==> flow/design.v <==
module gpio #(
	parameter BASE_ADDR = 5'b0,
	parameter NUM_GPIOS = 8,
	parameter DFL_STATE = {NUM_GPIOS {1'b0}},
	parameter DFL_OE = {NUM_GPIOS {1'b0}}
) (
	input rst,
	input clk,
	input [4:0] csr_a,
	input [7:0] csr_di,
	input csr_we,
	output reg [7:0] csr_do,
	input [NUM_GPIOS-1:0] in,
	output reg [NUM_GPIOS-1:0] out,
	output reg [NUM_GPIOS-1:0] oe,
	output reg irq
);
wire [NUM_GPIOS-1:0] in_edge;
wire [NUM_GPIOS-1:0] in_sync;
sync_edge #(
	.WIDTH(NUM_GPIOS)
) sync_edge_gpio (
	.clk(clk),
	.in(in),
	.out(in_sync),
	.out0(),
	.out_edge(in_edge),
	.out_negedge(),
	.out_posedge()
);
reg [NUM_GPIOS-1:0] ie;
reg [NUM_GPIOS-1:0] ip;
always @(*) begin
	case (csr_a)
		BASE_ADDR + 5'h0: csr_do = {{8-NUM_GPIOS {1'b0}}, oe};
		BASE_ADDR + 5'h1: csr_do = {{8-NUM_GPIOS {1'b0}}, out};
		BASE_ADDR + 5'h2: csr_do = {{8-NUM_GPIOS {1'b0}}, in_sync};
		BASE_ADDR + 5'h3: csr_do = {{8-NUM_GPIOS {1'b0}}, ie};
		BASE_ADDR + 5'h4: csr_do = {{8-NUM_GPIOS {1'b0}}, ip};
		default: csr_do = 8'b0;
	endcase
end
always @(posedge clk) begin
	if (rst) begin
		oe <= DFL_OE;
		out <= DFL_STATE;
		ie <= {NUM_GPIOS {1'b0}};
		ip <= {NUM_GPIOS {1'b0}};
		irq <= 1'b0;
	end else begin
		irq <= 1'b0;
		ip <= ip | in_edge;
		if (in_edge & ie)
			irq <= 1'b1;
		if (csr_we) begin
			case (csr_a)
				BASE_ADDR + 5'h0: oe <= csr_di[NUM_GPIOS-1:0];
				BASE_ADDR + 5'h1: out <= csr_di[NUM_GPIOS-1:0];
				BASE_ADDR + 5'h3: begin
					ie <= csr_di[NUM_GPIOS-1:0];
					irq <= |(ip & csr_di[NUM_GPIOS-1:0]);
				end
				BASE_ADDR + 5'h4: ip <= ip & ~csr_di[NUM_GPIOS-1:0];
			endcase
		end
	end
end
endmodule
module sync_edge #(
	parameter WIDTH = 1
) (
	input clk,
	input [WIDTH-1:0] in,
	output [WIDTH-1:0] out,
	output [WIDTH-1:0] out0,
	output [WIDTH-1:0] out_edge,
	output [WIDTH-1:0] out_negedge,
	output [WIDTH-1:0] out_posedge
);
reg [WIDTH-1:0] in1, in0;
initial in0 = {WIDTH {1'b0}};
initial in1 = {WIDTH {1'b0}};
always @(posedge clk) begin
	{in1, in0} <= {in0, in};
end
assign out = in0;
assign out0 = in1;
assign out_edge = in1 ^ in0;
assign out_negedge = in1 & ~in0;
assign out_posedge = ~in1 & in0;
endmodule
From RTL to reports: gpio
The steps from the RTL of gpio to its reports follow in flow order.
Line numbers count from 1 in the design file above.
Cell names lack the library's common part.
{"block": "inputs", "design": "gpio", "clk_port": "clk", "cell_library": "sky130hd", "corner": "tt_025C_1v80"}

After elaboration
Counts by Yosys on the flattened word-level netlist (proc, flatten, opt, wreduce; memories kept). Register bits leave out memories and registers merged into their read ports (data or address); mux counts leave out enables and synchronous resets folded into registers. Print and check cells are left out. Cells with the same type and inputs are merged into one.
{"block": "bits", "reg_bits": 49, "inputBits": 24, "out_inout_bits": 25, "wordCells": 29}
{"block": "op_classes", "n_eq": 4, "mux": 6, "n_logic": 6, "n_reduce_logical": 6}
{"block": "ops", "op": "parallel mux 8 bit (select 5 bit)", "n": 1}
{"block": "ops", "op": "bitwise AND 8 bit", "n": 3}
{"block": "ops", "op": "2-to-1 mux 8 bit", "n": 2}
{"block": "ops", "op": "equality test 5 x 2 -> 1 bit with constant B", "n": 2}
{"block": "ops", "op": "OR 8 bit", "n": 1}
{"block": "ops", "op": "XOR 8 bit", "n": 1}
{"block": "ops", "op": "inverter 8 bit", "n": 1}
{"block": "ops", "op": "nonzero test 8 bit", "n": 1}
{"block": "ops", "op": "OR reduction 8 bit", "n": 1}
{"block": "ops", "op": "AND reduction 2 bit", "n": 3}
{"block": "ops", "op": "equality test 5 x 1 -> 1 bit with constant B", "n": 1}
{"block": "ops", "op": "equality test 5 x 3 -> 1 bit with constant B", "n": 1}
{"block": "ops", "op": "logical NOT 5 bit", "n": 1}
{"block": "ops", "op": "2-to-1 mux 1 bit", "n": 3}

Logic depth
Depth = most cells in a row (Yosys ltp): at word level without a register or memory, in the mapped netlist without a sequential cell, where the memories' decode and read muxes count.
{"block": "depth", "word_depth": 6, "ABC_AREA": 0, "depth_mapped": 5, "ltp_nobuf": 4}

Mapped cells and area
The flow's flattened synthesis, as Yosys stat reports it; memories are mapped. The netlist is that of the ABC_AREA named above (0 if unset); the other value can give another one.
{"block": "mapped", "stdcells": 196, "area_mm2": 0.0019631, "sequential_area_mm2": 0.0009809, "ff_cells": 49, "buffers": 12}
{"block": "by_type", "cell_type": "dfxtp_1", "n": 49, "area_total_um2": 980.941}
{"block": "by_type", "cell_type": "mux2i_1", "n": 24, "area_total_um2": 240.23}
{"block": "by_type", "cell_type": "nor2_1", "n": 26, "area_total_um2": 97.594}
{"block": "by_type", "cell_type": "a22oi_1", "n": 11, "area_total_um2": 82.579}
{"block": "by_type", "cell_type": "a222oi_1", "n": 8, "area_total_um2": 80.077}
{"block": "by_type", "cell_type": "xor2_1", "n": 8, "area_total_um2": 70.067}
{"block": "by_type", "cell_type": "nand2_1", "n": 16, "area_total_um2": 60.058}
{"block": "by_type", "cell_type": "a21oi_1", "n": 8, "area_total_um2": 40.038}
{"block": "by_type", "cell_type": "o21ai_0", "n": 8, "area_total_um2": 40.038}
{"block": "by_type", "cell_type": "inv_1", "n": 8, "area_total_um2": 30.029}
{"block": "by_type", "cell_type": "buf_12", "n": 1, "area_total_um2": 20.019}
{"block": "by_type", "cell_type": "clkbuf_2", "n": 4, "area_total_um2": 20.019}
{"block": "by_type", "cell_type": "a221oi_1", "n": 2, "area_total_um2": 17.517}
{"block": "by_type", "cell_type": "a22o_1", "n": 2, "area_total_um2": 17.517}
{"block": "by_type", "cell_type": "a221oi_2", "n": 1, "area_total_um2": 15.014}
{"block": "by_type", "cell_type": "clkbuf_1", "n": 4, "area_total_um2": 15.014}
{"block": "by_type", "cell_type": "nor4b_2", "n": 1, "area_total_um2": 15.014}
{"block": "by_type", "cell_type": "a31oi_2", "n": 1, "area_total_um2": 12.512}
Other cell types: 12; their cells: 14.
By module: a second synthesis without flattening, with its own total; a netlist apart from the flattened one above.
{"block": "hier_totals", "hier_cells": 303, "hier_area_mm2": 0.0024836}
Each row is one instance without its submodules.
{"block": "by_module", "mod": "gpio", "instances": 1, "cells": 247, "mod_area_mm2": 0.001873, "seq_area_mm2": 0.0006606}
{"block": "by_module", "mod": "sync_edge (WIDTH=8)", "instances": 1, "cells": 56, "mod_area_mm2": 0.0006106, "seq_area_mm2": 0.0003203}

Timing after synthesis
Source: OpenSTA report_checks on the synthesized netlist (no wires, ideal clock, input and output delay 20% of the period each), path of least setup slack; recovery checks are left aside. Register names are those of the netlist, which keeps one name where synthesis merged equal registers.
{"block": "synth_timing", "kind": "input to output", "startpoint": "input csr_a[4]", "endpoint": "output csr_do[0]", "clock_period_ps": 1590, "in_delay_ps": 318, "output_delay_ps": 318, "launch_ps": 318, "arrival_ps": 1132, "required_ps": 1272, "slack_ps": 140, "delay_ps": 814, "stages": 5, "n_path_buf": 1, "period_less_setup_slack_ps": 1450}
"delay_ps" = arrival - input delay + setup time.
At an output port there is no setup time.
"stages": output pins that drive a net of the path, with the launching flip-flop's if there is one; two outputs of one cell count as two.
"period_less_setup_slack_ps" = period - worst setup slack (recovery checks aside). The figure is calculated, with input and output delays left at 20% of the set period.
The rows between start and end are the longest chain of elaborated cells between them; the timing report does not say that the signal goes this way. Where chains are equally long, one stands for them.
Each line given opens the expression or statement behind the cell; cells for indexed reads and writes are added by Yosys, which also makes memories of some case tables.
{"block": "synth_between", "path_cell_list": "nor2_1 -> and3b_1 -> clkbuf_2 -> a222oi_1 -> nand2_1", "elab_chain_len": 2, "cone_cells": 6, "classes_between": "eq/ne (4); mux (1); reduce/logical (1)"}
{"block": "synth_lines", "item": "from (decl)", "line": 9, "rtl": "input [4:0] csr_a,"}
{"block": "synth_lines", "item": "equality test 5 x 3 -> 1 bit", "line": 34, "rtl": "case (csr_a)"}
{"block": "synth_lines", "item": "parallel mux 8 bit (select 5 bit)", "line": 34}
{"block": "synth_lines", "item": "to (decl)", "line": 12, "rtl": "output reg [7:0] csr_do,"}

Worst path after layout
Path of least setup slack in the final report of run A (OpenROAD, finished layout, wires in). Where an end is a register, its clock arrival counts in the times.
The report prints the path's times to 10 ps; the period is as set.
{"block": "layout_timing", "kind": "input to output", "startpoint": "input csr_a[3]", "endpoint": "output csr_do[7]", "clock_period_ps": 1610, "in_delay_ps": 320, "output_delay_ps": 320, "launch_ps": 320, "arrival_ps": 1390, "required_ps": 1290, "slack_ps": -100, "stages": 7, "n_path_buf": 3}
The rows between start and end are the longest chain of elaborated cells between them; the timing report does not say that the signal goes this way. Where chains are equally long, one stands for them.
{"block": "layout_between", "path_cell_list": "buf_8 -> nor4b_4 -> nor2b_1 -> buf_4 -> a222oi_1 -> nand2_1 -> buf_2", "elab_chain_len": 2, "cone_cells": 6, "classes_between": "eq/ne (4); mux (1); reduce/logical (1)"}
{"block": "layout_lines", "item": "from (decl)", "line": 9, "rtl": "input [4:0] csr_a,"}
{"block": "layout_lines", "item": "equality test 5 x 3 -> 1 bit", "line": 34, "rtl": "case (csr_a)"}
{"block": "layout_lines", "item": "parallel mux 8 bit (select 5 bit)", "line": 34}
{"block": "layout_lines", "item": "to (decl)", "line": 12, "rtl": "output reg [7:0] csr_do,"}

## Implementation results

gpio through Yosys and OpenROAD on sky130hd: 2 stored runs, unordered, with their settings and measured results. The constraints put input and output delay at 20% of the set period each and load the outputs with 0.01 pF.
"achievedPeriod_ps" is the run's clock period less its worst setup slack. It is reckoned from that one timing run; input and output delays stay at 20% of the period that was set.
"worst_path_time_ps" = time allowed to the worst setup path (clock period - input delay - output delay, where it has them) - its slack; a late launch clock adds to it, a late capture clock takes from it.
"total_power_w" is the tool's figure for a default switching activity; nothing was simulated.
"worst_path_time_ps" is given in steps of 10 ps.

{"run": "run A", "settings": { "period_ns": 1.61, "SETUP_SLACK_MARGIN": 0.26, "CAP_MARGIN": 20, "CORE_MARGIN": 2, "CORE_UTILIZATION": 40, "SLEW_MARGIN": 20 }, "results": { "finalUtil_frac": 0.599, "worst_path_time_ps": 1060, "path_kind": "input to output", "timing.hold.ws_ps": 388, "yosys.chip_area_mm2": 0.0019631, "fin_ws_ps": -98, "final_cell_area_mm2": 0.0028315, "total_power_w": 0.002357, "achievedPeriod_ps": 1708, "die_footprint_mm2": 0.0054841, "setup_tns_ps": -603 }}
{"run": "run B", "settings": { "period_ns": 1.45, "CORE_UTILIZATION": 33, "SETUP_SLACK_MARGIN": -0.14, "PLACE_DENSITY": 0.54, "CORE_ASPECT_RATIO": 0.59, "CELL_PAD_IN_SITES_GLOBAL_PLACEMENT": 3, "CELL_PAD_IN_SITES_DETAIL_PLACEMENT": 1, "TNS_END_PERCENT": 90, "GPL_TIMING_DRIVEN": 0, "CAP_MARGIN": 40, "MIN_ROUTING_LAYER": "met2", "MAX_ROUTING_LAYER": "met5", "CORE_MARGIN": 2, "SLEW_MARGIN": 20 }, "results": { "finalUtil_frac": 0.478, "worst_path_time_ps": 1140, "path_kind": "input to output", "timing.hold.ws_ps": 324, "yosys.chip_area_mm2": 0.0019631, "fin_ws_ps": -266, "final_cell_area_mm2": 0.0027239, "total_power_w": 0.00258, "achievedPeriod_ps": 1716, "die_footprint_mm2": 0.0066037, "setup_tns_ps": -2958 }}
