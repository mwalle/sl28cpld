==> flow/design.v <==
module i2c_slave #(
	parameter I2C_ADDRESS = 7'h4a
) (
	input rst,
	input clk,
	input sda,
	output reg sda_out,
	input scl,
	output [7:0] csr_a,
	input [7:0] csr_di,
	output csr_we,
	output [7:0] csr_do
);
wire sda_in, sda_posedge, sda_negedge;
sync_edge sync_edge_sda (
	.clk(clk),
	.in(sda),
	.out(sda_in),
	.out0(),
	.out_edge(),
	.out_negedge(sda_negedge),
	.out_posedge(sda_posedge)
);
wire scl_in, scl_posedge, scl_negedge;
sync_edge sync_edge_scl (
	.clk(clk),
	.in(scl),
	.out(scl_in),
	.out0(),
	.out_edge(),
	.out_negedge(scl_negedge),
	.out_posedge(scl_posedge)
);
wire start   = sda_negedge & scl_in;
wire stop    = sda_posedge & scl_in;
wire capture = scl_posedge;
wire update  = scl_negedge;
reg [3:0] bit_counter;
always @(posedge clk) begin
	if (rst || start) begin
		bit_counter <= 4'd0;
	end else if (capture) begin
		bit_counter <= bit_counter + 4'b1;
		if (bit_counter == 4'd8)
			bit_counter <= 4'd0;
	end
end
wire ack_bit = (bit_counter == 4'd8) & capture;
reg [7:0] input_shift;
always @(posedge clk) begin
	if (rst)
		input_shift <= 8'h0;
	else if (capture)
		input_shift <= {input_shift[6:0], sda_in};
end
wire address_match = input_shift[7:1] == I2C_ADDRESS;
wire read_write = input_shift[0];
wire master_ack = ~sda_in;
localparam [2:0] IDLE     = 3'd0,
		 DEV_ADDR = 3'd1,
		 READ     = 3'd2,
		 IDX_PTR  = 3'd3,
		 WRITE    = 3'd4;
reg [2:0] state, next_state;
always @(posedge clk) begin
	if (rst)
		state <= IDLE;
	else
		state <= next_state;
end
always @(*) begin
	next_state = state;
	if (start)
		next_state = DEV_ADDR;
	else if (stop)
		next_state = IDLE;
	else if (ack_bit) begin
		case (state)
		DEV_ADDR:
			if (!address_match)
				next_state = IDLE;
			else if (read_write)
				next_state = READ;
			else
				next_state = IDX_PTR;
		IDX_PTR:
			next_state = WRITE;
		READ:
			if (!master_ack)
				next_state = IDLE;
		default: ;
		endcase
	end
end
reg [7:0] idx_ptr;
always @(posedge clk) begin
	if (rst)
		idx_ptr <= 8'd0;
	else if (ack_bit) begin
		case (state)
		IDX_PTR:
			idx_ptr <= input_shift[7:0];
		READ,
		WRITE:
			idx_ptr <= idx_ptr + 8'd1;
		endcase
	end
end
reg [7:0] output_shift;
always @(posedge clk) begin
	if (rst)
		output_shift <= 8'h0;
	else if (ack_bit)
		output_shift <= csr_di;
	else if (capture)
		output_shift <= {output_shift[6:0], 1'b0};
end
wire need_ack = (state == DEV_ADDR && address_match) ||
		(state == IDX_PTR) ||
		(state == WRITE);
always @(posedge clk) begin
	if (rst)
		sda_out <= 1'b1;
	else if (start)
		sda_out <= 1'b1;
	if (update) begin
		sda_out <= 1'b1;
		if (bit_counter == 4'd8)
			sda_out <= !need_ack;
		else if (state == READ)
			sda_out <= output_shift[7];
	end
end
assign csr_a = idx_ptr;
assign csr_we = (state == WRITE) & ack_bit;
assign csr_do = input_shift;
endmodule
module sync_edge #(
	parameter WIDTH = 1
) (
	input clk,
	input [WIDTH-1:0] in,
	output [WIDTH-1:0] out,
	output [WIDTH-1:0] out0,
	output [WIDTH-1:0] out_edge,
	output [WIDTH-1:0] out_negedge,
	output [WIDTH-1:0] out_posedge
);
reg [WIDTH-1:0] in1, in0;
initial in0 = {WIDTH {1'b0}};
initial in1 = {WIDTH {1'b0}};
always @(posedge clk) begin
	{in1, in0} <= {in0, in};
end
assign out = in0;
assign out0 = in1;
assign out_edge = in1 ^ in0;
assign out_negedge = in1 & ~in0;
assign out_posedge = ~in1 & in0;
endmodule
Reports on i2c_slave. The steps from the RTL of i2c_slave to its reports follow in flow order. Line numbers count from 1 in the design file above. Operators: Yosys type, input widths -> output width; for muxes data width and select width s. A cell with n/a has no value.

Top module: i2c_slave. Clock input: clk. Cell library: sky130hd. Timing corner: tt_025C_1v80.

Word level. Source: Yosys, flattened and elaborated, memories not mapped. Widths are those after wreduce. Registers that Yosys merges into a memory's read port (data or address) are not register bits. Print and check cells do not count. Equal cells are merged and count once.

For register bits the number is 36.

$add $sub $neg: 2. The figure for eq/ne operators is 8. The entry for mux-type cells reads 16. Bitwise gates (word level): 12. For reduce/logical cells the number is 16.

Operators by type and width (count): $pmux 8 s2 (1); $mux 8 (2); $reduce_bool 3->1 (3); $pmux 3 s3 (1); $mux 1 (9); $and 1x1->1 (8); $add 8x1->8 const B (1); $eq 7x7->1 const B (1); $eq 3x2->1 const B (2); $reduce_and 3->1 (2); $reduce_bool 5->1 (1); $not 1->1 (4); $reduce_bool 2->1 (2); $add 4x1->4 const B (1); $ne 4x3->1 const B (1); $eq 4x4->1 const B (1); $mux 4 (1); $logic_or 1x1->1 (3); $eq 3x1->1 const B (1); $eq 3x3->1 const B (1); $reduce_or 3->1 (1); $mux 3 (1); $ne 2x1->1 const B (1); $reduce_and 2->1 (1); $reduce_or 2->1 (1); $mux 2 (1); $logic_and 1x1->1 (1); $logic_not 1->1 (1).

Longest topological paths. Longest topological path by Yosys (ltp), each cell counted once; first at word level (registers and memories cut), then after technology mapping (sequential cells cut; the memories' decode and read muxes count).

Under word-level depth stands 7. ABC_AREA: 0. The figure for depth in mapped cells is 7.

Mapped cells and area. The flow's flattened synthesis, as Yosys stat reports it; memories are mapped. The netlist is that of the ABC_AREA named above (0 if unset); the other value can give another one.

Cell types: sky130_fd_sc_hd__dfxtp_1 (count 36, area in all 720.691 µm²); sky130_fd_sc_hd__nand2_1 (count 45, area in all 168.912 µm²); sky130_fd_sc_hd__a21oi_1 (count 21, area in all 105.101 µm²); sky130_fd_sc_hd__a311oi_1 (count 8, area in all 70.067 µm²); sky130_fd_sc_hd__nor2_1 (count 13, area in all 48.797 µm²); sky130_fd_sc_hd__ha_1 (count 3, area in all 37.536 µm²); sky130_fd_sc_hd__nor4_1 (count 5, area in all 31.28 µm²); sky130_fd_sc_hd__edfxtp_1 (count 1, area in all 30.029 µm²); sky130_fd_sc_hd__inv_1 (count 7, area in all 26.275 µm²); sky130_fd_sc_hd__xor2_1 (count 3, area in all 26.275 µm²); sky130_fd_sc_hd__and2_1 (count 4, area in all 25.024 µm²); sky130_fd_sc_hd__nand2b_1 (count 4, area in all 25.024 µm²); sky130_fd_sc_hd__nand3_1 (count 5, area in all 25.024 µm²); sky130_fd_sc_hd__o21ai_0 (count 5, area in all 25.024 µm²); sky130_fd_sc_hd__o31ai_2 (count 2, area in all 25.024 µm²); sky130_fd_sc_hd__buf_6 (count 2, area in all 22.522 µm²); sky130_fd_sc_hd__clkbuf_1 (count 6, area in all 22.522 µm²); sky130_fd_sc_hd__nand4_1 (count 3, area in all 18.768 µm²).

Other cell types: 27; their cells: 38.

For mapped cells the number is 211. Under chip area (Yosys) stands 1724.2 µm². For sequential part of the area the number is 750.7 µm². The entry for flip-flops reads 37. The entry for buffer cells reads 13.

By module: a second synthesis without flattening, with its own total; a netlist apart from the flattened one above.

Cells (unflattened synthesis): 197. Area total of the unflattened synthesis: 1750.4 µm².

Rows give one instance, submodules left out.

By module: i2c_slave (instances 1, cells 183, area 1597.8 µm², seq. area 670.6 µm²); sync_edge (instances 2, cells 7, area 76.3 µm², seq. area 40.0 µm²).

Worst setup path after synthesis. Path of least setup slack by OpenSTA after synthesis, without wires, with an ideal clock, recovery checks aside; 20% of the period is set as input and as output delay. Where synthesis merged equal registers, the netlist keeps one of their names.

Path type: register to register. Start: register bit_counter[0]. End: register idx_ptr[2]. Under period stands 1.54 ns. Under library setup time stands 0.131 ns. The entry for arrival reads 1.392 ns. The figure for setup slack is 0.018 ns. Delay of the path: 1.523 ns. The figure for driving pins on the path is 8. The figure for period reached after synthesis is 1.522 ns.

"delay of the path" is the arrival time less input delay plus setup time. "driving pins on the path" counts driving pins, that of a launching flip-flop among them; a cell with two outputs on the path counts twice. "period reached after synthesis" = period - worst setup slack (recovery checks aside). The figure is calculated, with input and output delays left at 20% of the set period. Between the ends stands the longest chain of elaborated cells between them, by number of cells; it is not shown to be the way that was timed. Of several equally long chains one is given. Each line given opens the expression or statement behind the cell; cells for indexed reads and writes are added by Yosys, which also makes memories of some case tables. A register here has more assigning lines than the two given.

Cells stage by stage: sky130_fd_sc_hd__dfxtp_1 > sky130_fd_sc_hd__inv_1 > sky130_fd_sc_hd__ha_1 > sky130_fd_sc_hd__nand3b_2 > sky130_fd_sc_hd__or3_4 > sky130_fd_sc_hd__buf_6 > sky130_fd_sc_hd__o21ai_2 > sky130_fd_sc_hd__o31ai_2. Length of the longest elaborated chain: 3. Under elaborated cells between the ends (all ways) stands 3. Those cells by class: eq/ne (1); logic (1); reduce/logical (1).

RTL lines, path post-synthesis: start: declaration (line 38) `reg [3:0] bit_counter;`; start: assignment (line 41) `bit_counter <= 4'd0;`; start: assignment (line 43) `bit_counter <= bit_counter + 4'b1;`; $eq 4x4->1 (line 48) `wire ack_bit = (bit_counter == 4'd8) & capture;`; $and 1x1->1 (line 48); $reduce_and 2->1; end: assignment (line 102) `idx_ptr <= input_shift[7:0];`; end: assignment (line 105) `idx_ptr <= idx_ptr + 8'd1;`; end: declaration (line 95) `reg [7:0] idx_ptr;`.

Timing after layout. Path of least setup slack in the final report of job 1 (OpenROAD, finished layout, wires in). Where an end is a register, its clock arrival counts in the times.

Path type: register to output. Start: register bit_counter[1]. End: output csr_we. Under period stands 1.15 ns. Output delay: 0.23 ns. The entry for arrival reads 1.29 ns. The figure for setup slack is -0.37 ns. The figure for driving pins on the path is 6.

Between the ends stands the longest chain of elaborated cells between them, by number of cells; it is not shown to be the way that was timed. Of several equally long chains one is given. A register here has more assigning lines than the two given.

Cells stage by stage: sky130_fd_sc_hd__dfxtp_2 > sky130_fd_sc_hd__inv_2 > sky130_fd_sc_hd__ha_4 > sky130_fd_sc_hd__and3b_1 > sky130_fd_sc_hd__and3_4 > sky130_fd_sc_hd__buf_6. Length of the longest elaborated chain: 3. Under elaborated cells between the ends (all ways) stands 3. Those cells by class: eq/ne (1); logic (2).

RTL lines, path after layout: start: declaration (line 38) `reg [3:0] bit_counter;`; start: assignment (line 41) `bit_counter <= 4'd0;`; start: assignment (line 43) `bit_counter <= bit_counter + 4'b1;`; $eq 4x4->1 (line 48) `wire ack_bit = (bit_counter == 4'd8) & capture;`; $and 1x1->1 (line 48); $and 1x1->1 (line 135) `assign csr_we = (state == WRITE) & ack_bit;`; end: declaration (line 11) `output csr_we,`.

FLOW RESULTS
============

Below are 2 stored runs of the flow (Yosys, OpenROAD; platform sky130hd) on i2c_slave, each with its settings and what was measured, unordered. Constraints: input delay and output delay 20% of the set period each, output load 0.01 pF. By "total power after layout" is meant OpenSTA's value without simulated activity: inputs other than the clock are taken to toggle once in ten clock periods, and the tool carries that through the logic.

Files of job 1:
==> flow/run.sh <==
#!/bin/bash
# the make line also repeats the synthesis and layout settings of config.mk as NAME=value (left out here)
make -C /OpenROAD-flow-scripts/flow DESIGN_CONFIG=/design/flow/config.mk WORK_HOME=/design/flow/orfs CLKGATE_MAP_FILE= finish
==> flow/config.mk <==
export PLATFORM = sky130hd
export DESIGN_NAME = i2c_slave
export DESIGN_NICKNAME = i2c_slave
export VERILOG_FILES = /design/flow/design.v
export SDC_FILE = /design/flow/constraint.sdc
export NUM_CORES = 4
export LEC_CHECK = 0
export CAP_MARGIN = 20
export CORE_MARGIN = 2
export CORE_UTILIZATION = 40
export SLEW_MARGIN = 20
==> flow/constraint.sdc <==
create_clock -name core_clock -period 1.15 [get_ports {clk}]
set_input_delay 0.2300 -clock core_clock [delete_from_list [all_inputs] [get_ports {clk}]]
set_output_delay 0.2300 -clock core_clock [all_outputs]
set_load 0.01 [all_outputs]

Results of job 1. The utilization of the finished layout reads 0.648. The die size stands at 4851.8 µm². The total power after layout comes to 0.002517 W. The synthesized cell area reads 1724.2 µm². The standard-cell area of the final layout comes to 2646.3 µm². The measured lowest setup slack is -0.371 ns.

Files of job 2:
==> flow/run.sh <==
#!/bin/bash
# the make line also repeats the synthesis and layout settings of config.mk as NAME=value (left out here)
make -C /OpenROAD-flow-scripts/flow DESIGN_CONFIG=/design/flow/config.mk WORK_HOME=/design/flow/orfs CLKGATE_MAP_FILE= finish
==> flow/config.mk <==
export PLATFORM = sky130hd
export DESIGN_NAME = i2c_slave
export DESIGN_NICKNAME = i2c_slave
export VERILOG_FILES = /design/flow/design.v
export SDC_FILE = /design/flow/constraint.sdc
export NUM_CORES = 4
export LEC_CHECK = 0
export CAP_MARGIN = 5
export CELL_PAD_IN_SITES_DETAIL_PLACEMENT = 0
export CORE_MARGIN = 3
export CORE_UTILIZATION = 25
export CTS_CLUSTER_DIAMETER = 48
export CTS_CLUSTER_SIZE = 50
export HOLD_SLACK_MARGIN = 0.2
export MAX_ROUTING_LAYER = met4
export PLACE_DENSITY_LB_ADDON = 0.27
export SLEW_MARGIN = 30
==> flow/constraint.sdc <==
create_clock -name core_clock -period 2.68 [get_ports {clk}]
set_input_delay 0.5360 -clock core_clock [delete_from_list [all_inputs] [get_ports {clk}]]
set_output_delay 0.5360 -clock core_clock [all_outputs]
set_load 0.01 [all_outputs]

Results of job 2. The utilization of the finished layout reads 0.334. The die size stands at 7929.0 µm². The total power after layout comes to 0.001133 W. The synthesized cell area reads 1724.2 µm². The standard-cell area of the final layout comes to 2180.8 µm². The measured lowest setup slack is 0.304 ns.
