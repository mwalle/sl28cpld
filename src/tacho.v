==> flow/design.v <==
module sync_edge #(
	parameter WIDTH = 1
) (
	input clk,
	input [WIDTH-1:0] in,
	output [WIDTH-1:0] out,
	output [WIDTH-1:0] out0,
	output [WIDTH-1:0] out_edge,
	output [WIDTH-1:0] out_negedge,
	output [WIDTH-1:0] out_posedge
);
reg [WIDTH-1:0] in1, in0;
initial in0 = {WIDTH {1'b0}};
initial in1 = {WIDTH {1'b0}};
always @(posedge clk) begin
	{in1, in0} <= {in0, in};
end
assign out = in0;
assign out0 = in1;
assign out_edge = in1 ^ in0;
assign out_negedge = in1 & ~in0;
assign out_posedge = ~in1 & in0;
endmodule
module tacho #(
	parameter BASE_ADDR = 5'h0
) (
	input rst,
	input clk,
	input [4:0] csr_a,
	input [7:0] csr_di,
	input csr_we,
	output [7:0] csr_do,
	input ce_1hz,
	input tacho_in
);
wire tacho_negedge;
sync_edge sync_edge_tacho_sleep (
	.clk(clk),
	.in(tacho_in),
	.out(),
	.out0(),
	.out_edge(),
	.out_negedge(tacho_negedge),
	.out_posedge()
);
reg [9:0] counter;
reg [9:0] counter0;
always @(posedge clk) begin
	if (rst) begin
		counter <= 10'd0;
		counter0 <= 10'd0;
	end else begin
		if (tacho_negedge)
			counter <= counter + 10'd1;
		if (ce_1hz) begin
			counter0 <= counter;
			counter <= 10'd0;
		end
	end
end
wire tacho_scale = counter0[9] | counter0[8] | counter[7];
wire [6:0] tacho_count = (tacho_scale) ? counter0[9:3] : counter0[6:0];
wire [7:0] data_out = {tacho_scale, tacho_count};
assign csr_do = (csr_a == BASE_ADDR) ? data_out : 8'b0;
endmodule
* Reports on tacho
What the tools print for tacho, step after step.
Lines are those of the file above, counted from 1.
Library cell names are shortened.
Not given: --
- Top :: tacho
- Clock port :: clk
- Cell library :: sky130hd
- Library corner :: tt_025C_1v80

* Word-level counts
Counts by Yosys on the flattened word-level netlist (proc, flatten, opt, wreduce; memories kept). Register bits leave out memories and registers merged into their read ports (data or address); mux counts leave out enables and synchronous resets folded into registers. Print and check cells are left out. Cells with the same type and inputs are merged into one.
- Add/sub/neg operators :: 1
- Mux-type cells :: 2
- Bitwise operators :: 4
- Reduce/logical cells :: 2
** Operator list (count)
- 10-bit by 1-bit adder with 10-bit output (second input constant) :: 1
- 8-bit 2-to-1 mux :: 1
- 7-bit 2-to-1 mux :: 1
- 5-bit logical NOT :: 1
- 1-bit bitwise OR :: 2
- 2-bit OR reduction :: 1
- 1-bit bitwise AND :: 1
- 1-bit NOT :: 1
- Flip-flop bits (word level) :: 22
- Output and inout port bits :: 8
- Word-level cells :: 13

* Longest topological paths
Longest topological path by Yosys (ltp), each cell counted once; first at word level (registers and memories cut), then after technology mapping (sequential cells cut; the memories' decode and read muxes count).
- Depth in word-level cells :: 4
- ABC_AREA :: 0
- Gate-level depth with buffers :: 4
- Mapped depth without buffers :: 4

* Mapped cells and area
The flow's flattened synthesis, as Yosys stat reports it; memories are mapped. The netlist is that of the ABC_AREA named above (0 if unset); the other value can give another one.
- Cells in the netlist :: 108
- Chip area (Yosys) :: 975.9 sq um
- Area of sequential cells :: 440.4 sq um
- Flip-flop cells :: 22
** Cells by type (count)
- dfxtp_1 :: 22
- mux2i_1 :: 15
- nor2_1 :: 22
- a21oi_1 :: 10
- o31ai_1 :: 3
- or3_2 :: 3
- or4_1 :: 3
- nand3_1 :: 4
- o21ai_0 :: 4
- nand2_1 :: 5
- nand4b_2 :: 1
- ha_1 :: 1
- buf_6 :: 1
- nor3_2 :: 1
- xnor2_1 :: 1
- xor2_1 :: 1
- clkbuf_1 :: 2
- nand3b_1 :: 1
Other cell types: 8; their cells: 8.
By module: a second synthesis without flattening, with its own total; a netlist apart from the flattened one above.
- Cells (unflattened synthesis) :: 108
- Area total of the unflattened synthesis :: 983.4 sq um
Rows give one instance, submodules left out.
** Modules
- tacho :: times used 1, cells 101, area 907.1 sq um, seq. area 400.4 sq um
- sync_edge :: times used 1, cells 7, area 76.3 sq um, seq. area 40.0 sq um

* Path before layout
OpenSTA on the mapped netlist: ideal clock, no wires. The path of least setup slack (recovery checks aside). Input and output delay are each 20% of the period. Register names are those of the netlist, which keeps one name where synthesis merged equal registers.
- Kind :: register to output
- Start :: reg counter[7]
- End :: out csr_do[0]
- Period :: 1.76 ns
- Output delay :: 0.352 ns
- Time at the first pin :: 0.000 ns
- Arrival :: 1.104 ns
- Data required time :: 1.408 ns
- Slack :: 0.304 ns
- Path delay :: 1.104 ns
- Stages on the path :: 4
- Buffers on the path :: 0
- Period reached after synthesis :: 1.456 ns
"path delay" = arrival - input delay + setup time.
A path that ends at an output port has no setup time.
"stages on the path" counts driving pins, that of a launching flip-flop among them; a cell with two outputs on the path counts twice.
"period reached after synthesis" = period - worst setup slack (recovery checks aside). The figure is calculated, with input and output delays left at 20% of the set period.
The rows between start and end are the longest chain of elaborated cells between them; the timing report does not say that the signal goes this way. Where chains are equally long, one stands for them.
A line is the first line of the expression or statement that the cell stems from. Yosys adds cells for indexed reads and writes and turns some case tables into memories.
At most two assigning lines are given for a register; there are more.
- Cells stage by stage :: dfxtp_1 > nor3_2 > mux2i_1 > nor2_1
- Cells in the longest elaborated chain :: 3
- Elaborated cells between the ends (all ways) :: 3
- Source lines of those cells :: 3
** Ends and longest elaborated chain, after synthesis
- start: declaration :: RTL line 46 : reg [9:0] counter;
- start: assignment :: RTL line 50 : counter <= 10'd0;
- start: assignment :: RTL line 54 : counter <= counter + 10'd1;
- 1-bit bitwise OR :: RTL line 61 : wire tacho_scale = counter0[9] | counter0[8] | counter[7];
- 7-bit 2-to-1 mux :: RTL line 62 : wire [6:0] tacho_count = (tacho_scale) ? counter0[9:3] : counter0[6:0];
- 8-bit 2-to-1 mux :: RTL line 64 : assign csr_do = (csr_a == BASE_ADDR) ? data_out : 8'b0;
- end: declaration :: RTL line 32 : output [7:0] csr_do,

FLOW RESULTS
============

Module tacho, platform sky130hd: 2 stored runs of the flow (Yosys, OpenROAD) with differing settings, in no particular order. Input and output delays are each 20% of the period that was set; the output load is 0.01 pF.

** Run 1
- Settings :: period_ns=1.05; CORE_UTILIZATION=66; PLACE_DENSITY_LB_ADDON=0.19; CORE_MARGIN=5; CELL_PAD_IN_SITES_GLOBAL_PLACEMENT=2; CELL_PAD_IN_SITES_DETAIL_PLACEMENT=2; GPL_TIMING_DRIVEN=0; CTS_CLUSTER_SIZE=67; CAP_MARGIN=40; SLEW_MARGIN=30; MIN_ROUTING_LAYER=met1
- Outcome :: unfinished; error FLW-0024 in placement

** Run 2
- Settings :: period_ns=1.46; CORE_UTILIZATION=64; SETUP_SLACK_MARGIN=0.36; CELL_PAD_IN_SITES_GLOBAL_PLACEMENT=1; CELL_PAD_IN_SITES_DETAIL_PLACEMENT=1; ABC_AREA=1; GPL_TIMING_DRIVEN=0; CTS_CLUSTER_DIAMETER=380; SLEW_MARGIN=35; MAX_ROUTING_LAYER=met4; CAP_MARGIN=20; CORE_MARGIN=2
- Outcome :: unfinished; error GPL-0301 in placement
